==> flow/design.v <==
module PC(
output logic [5:0]endereco_instrucao,
input logic clock, write, clear,
input logic [5:0]salto,
output logic write_memoria
);
logic [5:0] endereco;
logic auxiliar;
logic [5:0] auxiliar2;
initial endereco = 6'b000000;
always_ff @(negedge clock)
begin
	if (write)
	begin
		auxiliar <= 1;
		auxiliar2 <= salto;
	end
	else
	begin
		auxiliar <= 0;
	end
end
always_ff @ (posedge clock)
begin
	if (auxiliar ==1)
	begin
	endereco_instrucao <= auxiliar2;
	endereco <= auxiliar2 + 1;
	end
	else
	begin
		endereco_instrucao <= endereco;
		endereco <= endereco +1;
		if(endereco == 6'd63)
		begin
		endereco <= 6'b000000;
		end
	end
end
endmodule
# From RTL to reports: PC
# Tool output for the design above, in the order of the flow.
# Line numbers count from 1 in the design file above.
# Operators: Yosys type, input widths -> output width; for muxes data width and select width s.
# Library cell names are shortened.
# Not given: -
# setup
design	PC
clock_port	clock
lib	sky130hd
corner	tt_025C_1v80

# Elaborated design
# Counts by Yosys on the flattened word-level netlist (proc, flatten, opt, wreduce; memories kept). Register bits leave out memories and registers merged into their read ports (data or address); mux counts leave out enables and synchronous resets folded into registers. Print and check cells are left out. Cells with the same type and inputs are merged into one.
# classes
add_sub_neg	2
n_mul	0
div_mod_pow	0
cmp	0
equal	1
n_shift	0
n_mux	4
n_logic	0
n_reduce_logical	0
# op_table
op	count
$mux 6	3
$add 6x1->6 const B	2
$eq 6x6->1 const B	1
$mux 1	1
# bits
reg_bits	19
latch_bits	0
ramBits	0
mem_bits_ro	0
clocked_rd_ports_x_width	0
memories	0
inputBits	9
output_inout_bits	7
word_cells	11

# Depth
# Yosys ltp: most cells in a row. Word level: on the elaborated netlist, between registers, memories and ports. Mapped: between sequential cells and ports; inverters and the memories' decode and read muxes count.
# logic_depth
word_depth	3
ABC_AREA	0
ltp_mapped	4
depth_no_buf	4

# Netlist
# The flow's flattened synthesis, as Yosys stat reports it; memories are mapped. The netlist is that of the ABC_AREA named above (0 if unset); the other value can give another one.
# Totals and module areas in this step are rounded.
# by_type
cell_type	count	type_area_um2
dfxtp_1	13	260.25
edfxtp_1	6	180.173
mux2_2	6	67.565
xnor2_1	3	26.275
xor2_1	3	26.275
ha_1	2	25.024
nand3_1	4	20.019
o21ai_0	4	20.019
nand2_1	4	15.014
buf_2	2	10.01
mux2i_1	1	10.01
nand3_2	1	10.01
a22o_1	1	8.758
a32oi_1	1	8.758
a41oi_1	1	8.758
buf_4	1	7.507
inv_1	2	7.507
a31oi_1	1	6.256
# Other cell types: 6; their cells: 6.
# mapped
cells	62
synth_area_um2	748
seq_area_um2	440
ffs	19
n_buf	3

# PC through Yosys and OpenROAD on sky130hd: 2 stored runs, unordered, with their settings and measured results. The constraints put input and output delay at 20% of the set period each and load the outputs with 0.01 pF.
# By "power_total_w" is meant OpenSTA's value without simulated activity: inputs other than the clock are taken to toggle once in ten clock periods, and the tool carries that through the logic.
# Values from the reports are rounded here.
# Among the settings, -- means not set for that run.
item,flow run 1,flow run 2
period_ns,3.35,2.48
CORE_UTILIZATION,32,17
PLACE_DENSITY,0.92,--
CORE_ASPECT_RATIO,1.1,--
CELL_PAD_IN_SITES_GLOBAL_PLACEMENT,2,--
TNS_END_PERCENT,5,--
CTS_CLUSTER_SIZE,84,--
SLEW_MARGIN,5,35
CAP_MARGIN,20,20
CORE_MARGIN,2,5
SETUP_SLACK_MARGIN,--,-0.09
CELL_PAD_IN_SITES_DETAIL_PLACEMENT,--,0
MAX_ROUTING_LAYER,--,met5
cell_area_final_um2,955,1010
final_die_area_um2,2740,5830
fin_util_pct,42.8,23.4
ws_hold_ps,519,533
setup_ws_ps,402,37
yosys.chip_area_um2,748,748
power_total_w,0.00057,0.000836
fin_tns_ps,0,0
