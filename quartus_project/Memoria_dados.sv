==> flow/design.v <==
module Dados_16x4(
input logic [3:0]endereco,
input logic write, read,
input logic [3:0]dado_in,
input logic clock,
output logic [3:0]dado_out
);
logic [3:0] RAM [15:0];
always_ff @ (posedge clock)
begin
if(write)
	begin
	RAM[endereco] <= dado_in;
	end
end
always_comb
begin
	if(read)
	begin
	dado_out <= RAM[endereco];
	end
	else
	begin
	dado_out <= 4'bzzzz;
	end
end
endmodule
## Reports on Dados_16x4

Tool output for the design above, in the order of the flow.
Line numbers count from 1 in the design file above.
Operators: Yosys type, input widths -> output width; for muxes data width and select width s.
Cell names lack the library's common part.
Not given: --

| set-up | value |
|---|---|
| top module | Dados_16x4 |
| clock | clock |
| library | sky130hd |
| timing corner | tt_025C_1v80 |

## Word-level counts

Counts by Yosys on the flattened word-level netlist (proc, flatten, opt, wreduce; memories kept). Register bits leave out memories and registers merged into their read ports (data or address); mux counts leave out enables and synchronous resets folded into registers. Print and check cells are left out. Cells with the same type and inputs are merged into one.
Memory sizes are those after Yosys's memory passes, which may raise the word count (mostly to a power of two), join words into wider ones and drop unused or constant bits.

| storage and ports | value |
|---|---|
| flip-flop bits (word level) | 0 |
| RAM bits | 64 |
| memories | 1 |
| input bits | 11 |
| output and inout port bits | 4 |
| word-level cells | 5 |

| cells by class | value |
|---|---|
| muxes and demuxes | 4 |

Memories:

| memory | words | bits a word | read ports | wr ports | line | text |
|---|---|---|---|---|---|---|
| RAM | 16 | 4 | 1 | 1 | 8 | `logic [3:0] RAM [15:0];` |

Operator list:

| cell | number |
|---|---|
| $mux 4 | 3 |
| $mux 1 | 1 |

## Depth

Longest topological path by Yosys (ltp), each cell counted once; first at word level (registers and memories cut), then after technology mapping (sequential cells cut; the memories' decode and read muxes count).

| depth | value |
|---|---|
| depth in word-level cells | 1 |
| ABC_AREA | 0 |
| mapped depth | 5 |

## After synthesis

Source: synth_stat.txt of the flow (Yosys; design flattened, memories mapped). It holds for the ABC_AREA given above (unset counts as 0); a run with the other value may have another netlist.

Cells by type:

| cell | number | area in all (um2) |
|---|---|---|
| edfxtp_1 | 64 | 1.92E+03 |
| mux4_2 | 10 | 225.216 |
| mux4_1 | 6 | 157.651 |
| nor2_1 | 13 | 48.797 |
| nand3_1 | 9 | 45.043 |
| a22oi_1 | 3 | 22.522 |
| buf_12 | 1 | 20.019 |
| nor3_1 | 4 | 20.019 |
| nand2_1 | 5 | 18.768 |
| buf_2 | 3 | 15.014 |
| nand3b_1 | 2 | 15.014 |
| a22oi_2 | 1 | 12.512 |
| nand2b_1 | 2 | 12.512 |
| nor2b_1 | 2 | 12.512 |
| buf_6 | 1 | 11.261 |
| or3b_2 | 1 | 8.758 |
| buf_4 | 1 | 7.507 |
| clkbuf_1 | 1 | 3.754 |

| synthesis totals | value |
|---|---|
| standard cells after synthesis | 129 |
| synthesis area | 2578.7 um2 |
| sequential part of the area | 1921.8 um2 |
| mapped flip-flops | 64 |
| buffer cells | 7 |

## Worst setup path after synthesis

Source: OpenSTA report_checks on the synthesized netlist (no wires, ideal clock, input and output delay 20% of the period each), path of least setup slack; recovery checks are left aside. Register names are those of the netlist, which keeps one name where synthesis merged equal registers.

| timing post-synthesis | value |
|---|---|
| kind | input-to-output |
| start | in endereco[0] |
| end | out dado_out[2] |
| period | 3880 ps |
| external input delay | 776 ps |
| external output delay | 776 ps |
| arrival time | 1795 ps |
| required time | 3104 ps |
| setup slack | 1309 ps |
| delay of the path | 1019 ps |
| stages | 5 |
| buffers on the path | 2 |
| synthesis period reached | 2571 ps |

"delay of the path" is the arrival time less input delay plus setup time.
A path that ends at an output port has no setup time.
"stages": output pins that drive a net of the path, with the launching flip-flop's if there is one; two outputs of one cell count as two.
"synthesis period reached" is the clock period less the worst setup slack; recovery checks do not enter. This is arithmetic on one report: input and output delays are still those of the set period (20% each).
The rows between start and end are the longest chain of elaborated cells between them; the timing report does not say that the signal goes this way. Where chains are equally long, one stands for them.
A line is the first line of the expression or statement that the cell stems from. Yosys adds cells for indexed reads and writes and turns some case tables into memories.
The chain passes a memory read, where the word-level depth is cut; so it can be longer than that depth.

| between the ends, post-synthesis | value |
|---|---|
| cells stage by stage | buf_6 -> buf_12 -> mux4_2 -> a22oi_2 -> nand3_1 |
| length of the longest elaborated chain | 2 |

Ends and longest elaborated chain, post-synthesis:

| item | line | text |
|---|---|---|
| start, declared | 2 | `input logic [3:0]endereco,` |
| $mem_v2 16x4 | 8 | `logic [3:0] RAM [15:0];` |
| $mux 4 | 18 | `if(read)` |
| end, declared | 6 | `output logic [3:0]dado_out` |

## Timing after layout

Path of least setup slack in the final report of run A (OpenROAD, finished layout, wires in). Where an end is a register, its clock arrival counts in the times.
The path's times are printed in steps of 10 ps; the period is the one set.

| timing after layout | value |
|---|---|
| kind | reg-to-output |
| start | mem RAM[1][2] |
| end | out dado_out[2] |
| period | 1650 ps |
| external output delay | 330 ps |
| arrival time | 1610 ps |
| required time | 1320 ps |
| setup slack | -290 ps |
| stages | 5 |
| buffers on the path | 1 |

The rows between start and end are the longest chain of elaborated cells between them; the timing report does not say that the signal goes this way. Where chains are equally long, one stands for them.
The chain passes a memory read, where the word-level depth is cut; so it can be longer than that depth.

| between the ends, after layout | value |
|---|---|
| cells stage by stage | edfxtp_1 -> mux4_2 -> a22oi_2 -> nand3_1 -> buf_2 |
| length of the longest elaborated chain | 2 |

Ends and longest elaborated chain, after layout:

| item | line | text |
|---|---|---|
| start, declared | 8 | `logic [3:0] RAM [15:0];` |
| $mem_v2 16x4 | 8 |  |
| $mux 4 | 18 | `if(read)` |
| end, declared | 6 | `output logic [3:0]dado_out` |

FLOW RESULTS
============

Module Dados_16x4, platform sky130hd: 2 stored runs of the flow (Yosys, OpenROAD) with differing settings, in no particular order. Input and output delays are each 20% of the period that was set; the output load is 0.01 pF.
"period reached" = clock period - worst setup slack. The figure is calculated, with input and output delays left at 20% of the set period.
"worst setup path time" = time allowed to the worst setup path (clock period - input delay - output delay, where it has them) - its slack; a late launch clock adds to it, a late capture clock takes from it.
"overall power": no workload was simulated; the value follows from the tool's default switching activity.
"worst setup path time" is known to 10 ps.
Settings: -- = not set for that run.

| stored run | period_ns | CORE_UTILIZATION | SETUP_SLACK_MARGIN | PLACE_DENSITY_LB_ADDON | CORE_ASPECT_RATIO | CORE_MARGIN | CELL_PAD_IN_SITES_GLOBAL_PLACEMENT | CTS_CLUSTER_SIZE | CAP_MARGIN | SLEW_MARGIN | MIN_ROUTING_LAYER | PLACE_DENSITY | HOLD_SLACK_MARGIN | CELL_PAD_IN_SITES_DETAIL_PLACEMENT | TNS_END_PERCENT | MAX_ROUTING_LAYER | area inside the die boundary (um2) | period reached (ps) | synthesized cell area (um2) | post-route worst hold slack (ps) | final setup TNS (ps) | overall power (µW) | area of the standard cells in the finished layout (um2) | worst setup path time (ps) | critical path type | utilization | setup slack of the worst path (ps) |
|---|---|---|---|---|---|---|---|---|---|---|---|---|---|---|---|---|---|---|---|---|---|---|---|---|---|---|---|
| run A | 1.65 | 41 | -0.16 | 0.05 | 0.7 | 4 | 1 | 50 | 30 | 15 | met1 | -- | -- | -- | -- | -- | 7642.4 | 1941 | 2578.7 | 737 | -2212 | 3654 | 3291.9 | 1610 | reg-to-output | 0.558 | -291 |
| run B | 1.51 | 21 | -- | -- | -- | 2 | 1 | 41 | 0 | 20 | -- | 0.79 | 0.1 | 2 | 5 | met4 | 13182.5 | 1973 | 2578.7 | 587 | -1790 | 4380 | 3567.2 | 1670 | reg-to-output | 0.297 | -463 |
